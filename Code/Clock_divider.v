==> flow/design.v <==
module Clock_divider #(parameter n = 27)(
    input wire clk,
    output wire div_2,
    output wire div_15, 
    output wire div_22,
    output wire div_hsec
);
    reg [n-1:0] num;
    wire [n-1:0] next_num;
    always @(posedge clk) num <= next_num;
    assign next_num = num + 1;
    assign div_2 = num[1];
    assign div_15 = num[14];
    assign div_22 = num[21];
    second_divider sd(.clk(clk), .div_hsec(div_hsec));
endmodule
module second_divider (
    input wire clk,
    output reg div_hsec
);
    reg [25:0] counter;
    always @(posedge clk) begin
        if(counter < 25000000) begin
            counter <= counter + 1'b1;
            div_hsec <= div_hsec;
        end
        else begin
            counter <= 1'b0;
            div_hsec <= !div_hsec;
        end
    end
endmodule
# Step by step through the tools: Clock_divider
# The steps from the RTL of Clock_divider to its reports follow in flow order.
# Line numbers count from 1 in the design file above.
# Operators: Yosys type, input widths -> output width; for muxes data width and select width s.
# The mark n/a stands for no value.
dict set report setup {
  design {Clock_divider}
  clock_port {clk}
  cell_library {sky130hd}
  corner {tt_025C_1v80}
}

# Word level
# Source: Yosys, flattened and elaborated, memories not mapped. Widths are those after wreduce; folded enables and synchronous resets count as part of the registers. Registers that Yosys merges into a memory's read port (data or address) are not register bits. Print and check cells do not count. Equal cells are merged and count once.
dict set report classes {
  n_addsub 2
  multipliers 0
  div 0
  n_cmp 1
  eq_ne 0
  shift 0
  mux 0
  logic 0
  reduce_and_logical 1
}
# cell n
set op_table {}
lappend op_table {{$add 27x1->27 const B} 1}
lappend op_table {{$add 26x1->26 const B} 1}
lappend op_table {{$lt 26x25->1 const B} 1}
lappend op_table {{$logic_not 1->1} 1}
dict set report word_totals {
  ff_bits 54
  latchBits 0
  mem_bits_rw 0
  mem_bits_ro 0
  clocked_rd_ports_x_width 0
  memories 0
  in_bits 1
  output_inout_bits 4
  wordCells 7
}

# Longest topological paths
# Depth = most cells in a row (Yosys ltp): at word level without a register or memory, in the mapped netlist without a sequential cell, where the memories' decode and read muxes count.
dict set report depth {
  depth_word 1
  ABC_AREA 0
  ltp_mapped 6
  depth_no_buf 5
}

# Netlist
# The flow's flattened synthesis, as Yosys stat reports it; memories are mapped. The netlist is that of the ABC_AREA named above (0 if unset); the other value can give another one.
dict set report synth_totals {
  mapped_cells 214
  area_um2 2158.3
  flip_flops 49
  n_buf 8
}
# cell n
set by_type {}
lappend by_type {sky130_fd_sc_hd__dfxtp_1 48}
lappend by_type {sky130_fd_sc_hd__xor2_1 17}
lappend by_type {sky130_fd_sc_hd__xnor2_1 14}
lappend by_type {sky130_fd_sc_hd__nand3_1 14}
lappend by_type {sky130_fd_sc_hd__a211oi_2 5}
lappend by_type {sky130_fd_sc_hd__nand4_1 10}
lappend by_type {sky130_fd_sc_hd__nor3_1 12}
lappend by_type {sky130_fd_sc_hd__or4_1 8}
lappend by_type {sky130_fd_sc_hd__a211oi_1 7}
lappend by_type {sky130_fd_sc_hd__nand2_1 14}
lappend by_type {sky130_fd_sc_hd__o31ai_1 7}
lappend by_type {sky130_fd_sc_hd__buf_6 4}
lappend by_type {sky130_fd_sc_hd__and4_1 5}
lappend by_type {sky130_fd_sc_hd__edfxtp_1 1}
lappend by_type {sky130_fd_sc_hd__and3_1 4}
lappend by_type {sky130_fd_sc_hd__ha_1 2}
lappend by_type {sky130_fd_sc_hd__o21ai_0 5}
lappend by_type {sky130_fd_sc_hd__or3_1 4}
# Not listed: further types 23, cells in them 33.
# By module: a second synthesis without flattening, with its own total; a netlist apart from the flattened one above.
dict set report hier_totals {
  cells_unflattened 221
  area_unflattened_um2 2132.0
}
# Rows give one instance, submodules left out.
# module instances n_cells area_um2 seq_area_um2
set modules {}
lappend modules {second_divider 1 141 1282.5 550.5}
lappend modules {Clock_divider 1 80 849.6 440.4}

# Worst setup path after synthesis
# OpenSTA on the mapped netlist: ideal clock, no wires. The path of least setup slack (recovery checks aside). Input and output delay are each 20% of the period. Register names are those of the netlist, which keeps one name where synthesis merged equal registers.
dict set report synth_timing {
  path_type {register -> register}
  start {reg sd.counter[0]}
  end {reg sd.counter[18]}
  tclk_ns 2.34
  setup_time_ns 0.079
  t_first_pin_ns 0.000
  t_arrival_ns 1.626
  required_time_ns 2.261
  slack_ns 0.635
  delay_ns 1.705
  path_stages 6
  path_buffers 0
  period_less_setup_slack_ns 1.705
}
# "delay_ns" = arrival - input delay + setup time.
# "path_stages" counts driving pins, that of a launching flip-flop among them; a cell with two outputs on the path counts twice.
# "period_less_setup_slack_ns" is the clock period less the worst setup slack; recovery checks do not enter. This is arithmetic on one report: input and output delays are still those of the set period (20% each).
# Between the ends stands the longest chain of elaborated cells between them, by number of cells; it is not shown to be the way that was timed. Of several equally long chains one is given.
# A line is the first line of the expression or statement that the cell stems from. Yosys adds cells for indexed reads and writes and turns some case tables into memories.
dict set report synth_between {
  cell_sequence {sky130_fd_sc_hd__dfxtp_1 -> sky130_fd_sc_hd__ha_1 -> sky130_fd_sc_hd__and4_4 -> sky130_fd_sc_hd__nand2_4 -> sky130_fd_sc_hd__or4_1 -> sky130_fd_sc_hd__a211oi_2}
  elab_chain_len 1
  cone_cells 2
  cone_classes {add/sub (1); compare (1)}
}
# item line
set synth_rtl {}
lappend synth_rtl {{from (decl)} 21} ;# reg [25:0] counter;
lappend synth_rtl {{from (assign)} 24} ;# counter <= counter + 1'b1;
lappend synth_rtl {{from (assign)} 28} ;# counter <= 1'b0;
lappend synth_rtl {{$add 26x1->26} 24}
lappend synth_rtl {{to (assign)} 24}
lappend synth_rtl {{to (assign)} 28}
lappend synth_rtl {{to (decl)} 21}

# Worst path after layout
# From the final timing report of run 1: the path of least setup slack in the routed layout; clock arrival at registers is part of the times.
dict set report layout_timing {
  path_type {register -> register}
  start {reg sd.counter[0]}
  end {reg sd.counter[18]}
  tclk_ns 2.05
  setup_time_ns 0.07
  t_first_pin_ns 0.29
  t_arrival_ns 2.09
  required_time_ns 2.28
  slack_ns 0.19
  path_stages 6
  path_buffers 0
}
# Between the ends stands the longest chain of elaborated cells between them, by number of cells; it is not shown to be the way that was timed. Of several equally long chains one is given.
dict set report layout_between {
  cell_sequence {sky130_fd_sc_hd__dfxtp_1 -> sky130_fd_sc_hd__ha_1 -> sky130_fd_sc_hd__and4_4 -> sky130_fd_sc_hd__nand2_4 -> sky130_fd_sc_hd__or4_1 -> sky130_fd_sc_hd__a211oi_2}
  elab_chain_len 1
  cone_cells 2
  cone_classes {add/sub (1); compare (1)}
}
# item line
set layout_rtl {}
lappend layout_rtl {{from (decl)} 21} ;# reg [25:0] counter;
lappend layout_rtl {{from (assign)} 24} ;# counter <= counter + 1'b1;
lappend layout_rtl {{from (assign)} 28} ;# counter <= 1'b0;
lappend layout_rtl {{$add 26x1->26} 24}
lappend layout_rtl {{to (assign)} 24}
lappend layout_rtl {{to (assign)} 28}
lappend layout_rtl {{to (decl)} 21}

# Measured results for Clock_divider: 2 stored runs of the Yosys and OpenROAD flow on sky130hd. The settings differ; the order carries no meaning. The constraints put input and output delay at 20% of the set period each and load the outputs with 0.01 pF.
# "period_less_ws_ns" = clock period - worst setup slack. The figure is calculated, with input and output delays left at 20% of the set period.
# "worst_path_allowed_less_slack_ns" = time allowed to the worst setup path (clock period - input delay - output delay, where it has them) - its slack; a late launch clock adds to it, a late capture clock takes from it.
# "totalPower_w" rests on the timing tool's default activity at the inputs, not on a simulated workload.
run="run 1" settings period_ns=2.05 CORE_UTILIZATION=36 CAP_MARGIN=20 CORE_MARGIN=2 SLEW_MARGIN=20
run="run 1" results synth_chip_area_um2=2158.3 final_die_area_um2=6630.8 fin_util_frac=0.4 timing.setup.ws_ns=0.194 final_setup_tns_ns=0.000 worst_hold_slack_ns=0.401 totalPower_w=0.001542 period_less_ws_ns=1.856 worst_path_allowed_less_slack_ns=1.86 critical_path_type="register -> register"
run="run 2" settings period_ns=1.9 CORE_UTILIZATION=15 PLACE_DENSITY=0.61 CELL_PAD_IN_SITES_DETAIL_PLACEMENT=2 GPL_ROUTABILITY_DRIVEN=0 MAX_ROUTING_LAYER="met5" CAP_MARGIN=20 CORE_MARGIN=2 SLEW_MARGIN=20
run="run 2" results synth_chip_area_um2=2158.3 final_die_area_um2=15364.8 fin_util_frac=0.184 timing.setup.ws_ns=0.120 final_setup_tns_ns=0.000 worst_hold_slack_ns=0.405 totalPower_w=0.002066 period_less_ws_ns=1.780 worst_path_allowed_less_slack_ns=1.78 critical_path_type="register -> register"
